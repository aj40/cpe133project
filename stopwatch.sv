==> flow/design.v <==
`timescale 1ns / 1ps
module counter(
    input clk,
    input reset,
    input start_stop,
    output reg [3:0] d0, d1, d2, d3 
    );
    reg [27:0] ticks;
    wire click; 
    always @ (posedge clk or posedge reset)
        begin
            if(reset)
                ticks <= 0;
            else if(ticks == 10000000) 
                ticks <= 0;
            else if(start_stop) 
                ticks <= ticks + 1;
        end
  assign click = ((ticks == 10000000)?1'b1:1'b0); 
always @ (posedge clk or posedge reset)
begin
 if (reset)
  begin
   d0 <= 0;
   d1 <= 0;
   d2 <= 0;
   d3 <= 0;
  end
 else if (click) 
  begin
   if(d0 == 9) 
   begin  
    d0 <= 0;
    if (d1 == 9)  
    begin  
     d1 <= 0;
     if (d2 == 5) 
     begin 
      d2 <= 0;
      if(d3 == 9) 
       d3 <= 0;
      else
       d3 <= d3 + 1;
     end
     else 
      d2 <= d2 + 1;
    end
    else 
     d1 <= d1 + 1;
   end 
   else 
    d0 <= d0 + 1;
  end
end
endmodule
`timescale 1ns / 1ps
module seven_seg(
    input clk,
    input reset,
    input [3:0] d0, d1, d2, d3,
    output [6:0] Seg,
    output [3:0] an,
    output [1:0]dp
    );
reg [17:0]count;
always @ (posedge clk or posedge reset)
 begin
  if (reset)
   count <= 0;
  else
   count <= count + 1;
 end
reg [6:0]sseg;
reg [3:0]an_temp;
reg dp_temp;
always @ (*)
 begin
  case(count[17:16])
   2'b00 : 
    begin
     sseg = d3;
     an_temp = 4'b1110;
     dp_temp = 1'b0;
    end
   2'b01:
    begin
     sseg = d2;
     an_temp = 4'b1101;
     dp_temp = 1'b1;
    end
   2'b10:
    begin
     sseg = d1;
     an_temp = 4'b1011;
     dp_temp = 1'b0;
    end
   2'b11:
    begin
     sseg = d0;
     an_temp = 4'b0111;
     dp_temp = 1'b1;
    end
  endcase
 end
assign an = an_temp;
reg [6:0] sseg_temp;
always @ (*)
  begin
    case(sseg)
      4'h0    : sseg_temp = 7'b0000001;
      4'h1    : sseg_temp = 7'b1001111;
      4'h2    : sseg_temp = 7'b0010010; 
      4'h3    : sseg_temp = 7'b0000110;
      4'h4    : sseg_temp = 7'b1001100;
      4'h5    : sseg_temp = 7'b0100100;
      4'h6    : sseg_temp = 7'b0100000;
      4'h7    : sseg_temp = 7'b0001111;
      4'h8    : sseg_temp = 7'b0000000;
      4'h9    : sseg_temp = 7'b0000100;
      default : sseg_temp = 7'b0000001;
    endcase
  end
assign Seg = sseg_temp;
assign dp = dp_temp;
endmodule
`timescale 1ns / 1ps
module stopwatch(
    input clk,
    input start_stop,
    input reset,
    output [6:0] Seg,
    output [3:0]an,
    output dp
    );
    reg [3:0] t0, t1, t2, t3;
    counter counter_sw(.clk(clk), .start_stop(start_stop), .reset(reset), .d0(t0), .d1(t1), .d2(t2), .d3(t3));
    seven_seg seg(.clk(clk), .reset(reset), .d0(t0), .d1(t1), .d2(t2), .d3(t3), .Seg(Seg), .an(an), .dp(dp));
endmodule
# From RTL to reports: stopwatch

The steps from the RTL of stopwatch to its reports follow in flow order.
Line numbers count from 1 in the design file above.
Library cell names are shortened.
A cell with n/a has no value.

Top module: stopwatch
Clock input: clk
Standard-cell library: sky130hd
Library corner: tt_025C_1v80

# Elaborated design

Source: Yosys, flattened and elaborated, memories not mapped. Widths are those after wreduce. Registers that Yosys merges into a memory's read port (data or address) are not register bits. Print and check cells do not count. Equal cells are merged and count once.
Memory sizes are those after Yosys's memory passes, which may raise the word count (mostly to a power of two), join words into wider ones and drop unused or constant bits.

Flip-flop bits (word level): 62
Output and inout port bits: 12
Word width x clocked read ports: 0
Memories kept: 1
Memory bits (read-only): 112
Memory bits (writable): 0
Elaborated cells: 40
Input port bits: 3
Latch bits: 0

Memory list:

| name             | words | width | rd ports | wr ports | line | RTL |
| (name not given) | 16    | 7     | 1        | 0        | 109  | `case(sseg)` |

Bitwise logic cells: 0
Div/mod/pow operators: 0
$lt $le $gt $ge: 0
Shift operators: 0
Equal/unequal tests: 8
Add/sub/neg operators: 6
Reductions and logical operators: 8
Multiplexer cells: 11
Multipliers: 0

Operator list:

| cell                                                       | count |
| 28-bit two-way mux                                         | 2 |
| 28-bit by 1-bit adder with 28-bit output with constant B   | 1 |
| 28-bit by 24-bit == test with 1-bit output with constant B | 1 |
| 7-bit case mux with 4-bit select                           | 1 |
| 18-bit by 1-bit adder with 18-bit output with constant B   | 1 |
| 4-bit by 1-bit adder with 4-bit output with constant B     | 4 |
| 4-bit case mux with 4-bit select                           | 1 |
| 4-bit two-way mux                                          | 4 |
| 4-bit == test with constant B                              | 3 |
| 7-bit two-way mux                                          | 1 |
| 2-bit == test with constant B                              | 2 |
| 2-bit OR reduction                                         | 2 |
| 4-bit by 3-bit == test with 1-bit output with constant B   | 1 |
| 4-bit AND reduction                                        | 1 |
| 3-bit logical NOT                                          | 1 |
| 3-bit AND reduction                                        | 1 |
| 2-bit by 1-bit == test with 1-bit output with constant B   | 1 |
| 2-bit logical NOT                                          | 1 |
| 2-bit AND reduction                                        | 1 |
| 2-bit nonzero test                                         | 1 |
| 1-bit case mux with 2-bit select                           | 1 |
| 1-bit two-way mux                                          | 1 |

# Longest topological paths

Depth = most cells in a row (Yosys ltp): at word level without a register or memory, in the mapped netlist without a sequential cell, where the memories' decode and read muxes count.

Depth in word-level cells: 4
ABC_AREA: 1
Gate-level depth with buffers: 11

# After synthesis

The flow's flattened synthesis, as Yosys stat reports it; memories are mapped. The netlist is that of the ABC_AREA named above (0 if unset); the other value can give another one.
Totals and module areas in this step are rounded.

Cell types:

| cell type | count | total area (um^2) |
| dfrtp_1   | 62    | 1.55E+03 |
| nand2_1   | 152   | 570.547 |
| nor2_1    | 81    | 304.042 |
| inv_1     | 72    | 270.259 |
| xor2_1    | 22    | 192.685 |
| nand3_1   | 38    | 190.182 |
| nand4_1   | 24    | 150.144 |
| nor2_2    | 15    | 93.84 |
| ha_1      | 7     | 87.584 |
| xnor2_1   | 10    | 87.584 |
| nor3_1    | 12    | 60.058 |
| inv_2     | 14    | 52.55 |
| nand2_2   | 8     | 50.048 |
| nor2_4    | 4     | 45.043 |
| o21ai_0   | 9     | 45.043 |
| a21oi_1   | 6     | 30.029 |
| nor3b_2   | 2     | 25.024 |
| buf_4     | 3     | 22.522 |

Other cell types: 12; their cells: 21.

Area of sequential cells: 1551 um^2
Cell area after synthesis: 3991 um^2
Buffer cells: 6
Flip-flop cells: 62
Cells in the netlist: 562

# Timing after synthesis

Source: OpenSTA report_checks on the synthesized netlist (no wires, ideal clock, input and output delay 20% of the period each), path of least setup slack; recovery checks are left aside. Register names are those of the netlist, which keeps one name where synthesis merged equal registers.

Kind: reg2out
Start point: register seg.count[16]
End point: output port Seg[5]
Data required time: 1744 ps
Arrival: 1558 ps
Stages: 9
External output delay: 436 ps
Delay of the path: 1558 ps
Slack: 186 ps
Clock period: 2180 ps
Launch time at the first pin: 0 ps
Period reached after synthesis: 1994 ps

"delay of the path" = arrival - input delay + setup time.
At an output port there is no setup time.
"stages" counts driving pins, that of a launching flip-flop among them; a cell with two outputs on the path counts twice.
"period reached after synthesis" is the clock period less the worst setup slack; recovery checks do not enter. This is arithmetic on one report: input and output delays are still those of the set period (20% each).
Between the ends stands the longest chain of elaborated cells between them, by number of cells; it is not shown to be the way that was timed. Of several equally long chains one is given.
Each line given opens the expression or statement behind the cell; cells for indexed reads and writes are added by Yosys, which also makes memories of some case tables.
A memory read counts as a cell of the chain, while the word-level depth stops at memories.

Path through: dfrtp_1 -> buf_4 -> nand2_2 -> inv_1 -> nand2_1 -> nand3_1 -> a21oi_2 -> ha_1 -> nor3_1
Length of the longest elaborated chain: 4
Elaborated cells on any way between the ends: 8

RTL lines, path post-synthesis:

| element                          | line | RTL |
| start, declared                  | 65   | `reg [17:0]count;` |
| start, assigned                  | 69   | `count <= 0;` |
| start, assigned                  | 71   | `count <= count + 1;` |
| 2-bit == test                    | 78   | `case(count[17:16])` |
| 7-bit case mux with 4-bit select | 78   |  |
| memory 16 x 7 bit                | 109  | `case(sseg)` |
| 7-bit two-way mux                | 109  |  |
| end, declared                    | 131  | `output [6:0] Seg,` |

Some nets on the timed path still bear RTL names; the line given drives or declares the net.

Named nets, post-synthesis:

| signal | line |
| an[3]  | 78 |

# Worst path after layout

From the final timing report of run 1: the path of least setup slack in the routed layout; clock arrival at registers is part of the times.
The report prints the path's times to 10 ps; the period is as set.

Kind: reg2out
Start point: register seg.count[17]
End point: output port Seg[1]
Data required time: 1500 ps
External output delay: 370 ps
Launch time at the first pin: 340 ps
Slack: -550 ps
Stages: 12
Arrival: 2050 ps
Clock period: 1870 ps

Between the ends stands the longest chain of elaborated cells between them, by number of cells; it is not shown to be the way that was timed. Of several equally long chains one is given.
A memory read counts as a cell of the chain, while the word-level depth stops at memories.

Path through: dfrtp_2 -> nand2_4 -> inv_4 -> nand2_2 -> nand3_2 -> a21oi_4 -> inv_2 -> ha_4 -> o21bai_4 -> nand2_2 -> a21oi_1 -> buf_2
Length of the longest elaborated chain: 4
Elaborated cells on any way between the ends: 8

RTL lines, path after layout:

| element                          | line | RTL |
| start, declared                  | 65   | `reg [17:0]count;` |
| start, assigned                  | 69   | `count <= 0;` |
| start, assigned                  | 71   | `count <= count + 1;` |
| 2-bit == test                    | 78   | `case(count[17:16])` |
| 7-bit case mux with 4-bit select | 78   |  |
| memory 16 x 7 bit                | 109  | `case(sseg)` |
| 7-bit two-way mux                | 109  |  |
| end, declared                    | 131  | `output [6:0] Seg,` |

## Implementation results

Stored flow runs of stopwatch (2 of them; Yosys, OpenROAD, sky130hd). They differ in their settings and are not a sequence. Constraints: input delay and output delay 20% of the set period each, output load 0.01 pF.
"achieved period" means the clock period less the worst setup slack. The figure is calculated, with input and output delays left at 20% of the set period.
"power consumption" is the tool's figure for a default switching activity; nothing was simulated.
Values from the reports are rounded here.
Among the settings, n/a means not set for that run.

| setting or result                         | run 1 | run 2 |
| period_ns                                 | 1.87  | 2.32  |
| CORE_UTILIZATION                          | 36    | 40    |
| SETUP_SLACK_MARGIN                        | 0.48  | -0.23 |
| PLACE_DENSITY_LB_ADDON                    | 0.09  | n/a   |
| HOLD_SLACK_MARGIN                         | 0.23  | n/a   |
| CORE_ASPECT_RATIO                         | 1.7   | n/a   |
| CORE_MARGIN                               | 10    | 2     |
| CELL_PAD_IN_SITES_DETAIL_PLACEMENT        | 1     | n/a   |
| ABC_AREA                                  | 1     | n/a   |
| GPL_ROUTABILITY_DRIVEN                    | 1     | n/a   |
| CTS_CLUSTER_DIAMETER                      | 255   | n/a   |
| SLEW_MARGIN                               | 25    | 20    |
| MIN_ROUTING_LAYER                         | met2  | n/a   |
| CAP_MARGIN                                | 20    | 20    |
| total negative slack on setup checks (ps) | -3332 | -578  |
| area of the synthesized netlist (um^2)    | 3991  | 3242  |
| achieved period (ps)                      | 2421  | 2433  |
| standard-cell area after layout (um^2)    | 6312  | 3896  |
| setup slack of the worst path (ps)        | -551  | -113  |
| power consumption (µW)                    | 4467  | 2257  |
| die area (um^2)                           | 15850 | 8841  |
